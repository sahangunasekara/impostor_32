==> flow/design.v <==
module alu_add(clk,in1, in2, add_out);
	input clk;
	input [31:0] in1, in2;
	output reg [31:0] add_out;
	always @(posedge clk) 
	begin
		add_out=in1+in2;
	end
endmodule
**Tool chain data of alu_add**

Tool output for the design above, in the order of the flow.
Lines are those of the file above, counted from 1.
Library cell names are shortened.
Not given: --

- Top module: alu_add
- Clock input: clk
- Standard-cell library: sky130hd
- Corner: tt_025C_1v80

**Elaborated design**

Source: Yosys, flattened and elaborated, memories not mapped. Widths are those after wreduce; folded enables and synchronous resets count as part of the registers. Registers that Yosys merges into a memory's read port (data or address) are not register bits. Print and check cells do not count. Equal cells are merged and count once.

- Register bits: 32
- Bits of input ports: 65
- Output and inout port bits: 32

- $add $sub $neg: 1

Operators with widths:

| cell | count |
|---|---|
| adder 32 bit | 1 |

**Depth**

Depth = most cells in a row (Yosys ltp): at word level without a register or memory, in the mapped netlist without a sequential cell, where the memories' decode and read muxes count.

- Depth after elaboration: 1
- ABC_AREA: 0
- Gate-level depth with buffers: 9
- Gate-level depth less buffers: 9

**Netlist**

Source: synth_stat.txt of the flow (Yosys; design flattened, memories mapped). It holds for the ABC_AREA given above (unset counts as 0); a run with the other value may have another netlist.

Cells by type:

| cell | count | area in all (µm²) |
|---|---|---|
| dfxtp_1 | 32 | 640.614 |
| ha_1 | 31 | 387.872 |
| a21oi_1 | 29 | 145.139 |
| a21o_1 | 19 | 142.637 |
| xor2_1 | 15 | 131.376 |
| xnor2_1 | 13 | 113.859 |
| nand2_1 | 19 | 71.318 |
| nand3_1 | 10 | 50.048 |
| nor2_1 | 12 | 45.043 |
| nand4_1 | 7 | 43.792 |
| o21ai_0 | 7 | 35.034 |
| o21ai_1 | 7 | 35.034 |
| o21bai_1 | 4 | 30.029 |
| a211oi_1 | 3 | 22.522 |
| clkbuf_1 | 6 | 22.522 |
| a22oi_4 | 1 | 21.27 |
| a31oi_4 | 1 | 21.27 |
| buf_2 | 4 | 20.019 |

Other cell types: 34; their cells: 52.

- Cells in the netlist: 272
- Mapped area: 2,388.5 µm²
- Sequential area: 640.6 µm²
- Mapped flip-flops: 32

**Timing after synthesis**

Source: OpenSTA report_checks on the synthesized netlist (no wires, ideal clock, input and output delay 20% of the period each), path of least setup slack; recovery checks are left aside. Register names are those of the netlist, which keeps one name where synthesis merged equal registers.

- Path kind: input to register
- Start point: input in1[0]
- End point: register add_out[26]
- Clock period: 2.85 ns
- Library setup time: 0.126 ns
- Launch time at the first pin: 0.570 ns
- Data arrival time: 2.368 ns
- Slack: 0.356 ns
- Path delay: 1.924 ns
- Stages: 9
- Buffers on the path: 0
- Period reached after synthesis: 2.494 ns

"path delay" is the arrival time less input delay plus setup time.
"stages" counts driving pins, that of a launching flip-flop among them; a cell with two outputs on the path counts twice.
"period reached after synthesis" is the clock period less the worst setup slack; recovery checks do not enter. This is arithmetic on one report: input and output delays are still those of the set period (20% each).
Between the ends stands the longest chain of elaborated cells between them, by number of cells; it is not shown to be the way that was timed. Of several equally long chains one is given.
Each line given opens the expression or statement behind the cell; cells for indexed reads and writes are added by Yosys, which also makes memories of some case tables.

- Path through: ha_1 -> fa_1 -> a21o_1 -> a31o_1 -> nand2_1 -> o221ai_1 -> a311oi_1 -> o21bai_1 -> xor2_1
- Length of the longest elaborated chain: 1
- Elaborated cells between the ends (all ways): 1
- Source lines of those cells: 1
- Those cells by class: add/sub (1)

RTL lines, path post-synthesis:

| element | line | source |
|---|---|---|
| start, declared | 3 | `input [31:0] in1, in2;` |
| adder 32 bit | 7 | `add_out=in1+in2;` |
| end, assigned | 7 |  |
| end, declared | 4 | `output reg [31:0] add_out;` |

**Timing after layout**

Path of least setup slack in the final report of run 1 (OpenROAD, finished layout, wires in). Where an end is a register, its clock arrival counts in the times.

- Path kind: input to register
- Start point: input in2[9]
- End point: register add_out[31]
- Clock period: 2.09 ns
- Library setup time: 0.11 ns
- Launch time at the first pin: 0.42 ns
- Data arrival time: 2.26 ns
- Slack: 0.00 ns
- Stages: 9
- Buffers on the path: 1

Between the ends stands the longest chain of elaborated cells between them, by number of cells; it is not shown to be the way that was timed. Of several equally long chains one is given.

- Path through: buf_2 -> ha_4 -> and3_4 -> o211ai_1 -> o21bai_4 -> a22oi_4 -> a31oi_4 -> o311a_1 -> or3_1
- Length of the longest elaborated chain: 1
- Elaborated cells between the ends (all ways): 1
- Source lines of those cells: 1
- Those cells by class: add/sub (1)

RTL lines, path post-layout:

| element | line | source |
|---|---|---|
| start, declared | 3 | `input [31:0] in1, in2;` |
| adder 32 bit | 7 | `add_out=in1+in2;` |
| end, assigned | 7 |  |
| end, declared | 4 | `output reg [31:0] add_out;` |

2 stored runs of alu_add in the flow (synthesis by Yosys, layout by OpenROAD, sky130hd cells), in arbitrary order. Constraints: input delay and output delay 20% of the set period each, output load 0.01 pF.
"period reached" means the clock period less the worst setup slack. The figure is calculated, with input and output delays left at 20% of the set period.
By "time on the worst setup path" is meant the share of the clock period that the worst setup path is allowed (20% is reserved at inputs, 20% at outputs), minus its slack. Clock arrival times at its registers enter into it.
Among the settings, n/a means not set for that run.
Among the results, n/a means that no value is shown for the run.

| name | run 1 | run 2 |
|---|---|---|
| period_ns | 2.09 | 1.66 |
| CORE_UTILIZATION | 31 | 61 |
| PLACE_DENSITY_LB_ADDON | 0.13 | 0.2 |
| ABC_AREA | 0 | n/a |
| GPL_ROUTABILITY_DRIVEN | 1 | n/a |
| CAP_MARGIN | 5 | 20 |
| CORE_MARGIN | 2 | 8 |
| SLEW_MARGIN | 20 | 20 |
| SETUP_SLACK_MARGIN | n/a | 0.26 |
| smallest hold slack (ns) | 0.333 | n/a |
| worst setup slack after layout (ns) | 0.003 | n/a |
| die footprint (µm²) | 8,422.6 | n/a |
| final setup TNS (ns) | 0.000 | n/a |
| time on the worst setup path (ns) | 1.67 | n/a |
| critical path kind | input to register | n/a |
| standard-cell area after routing (µm²) | 4,725.8 | n/a |
| Yosys chip area after synthesis (µm²) | 2,388.5 | n/a |
| period reached (ns) | 2.087 | n/a |

Run 2: unfinished; error FLW-0024 in placement
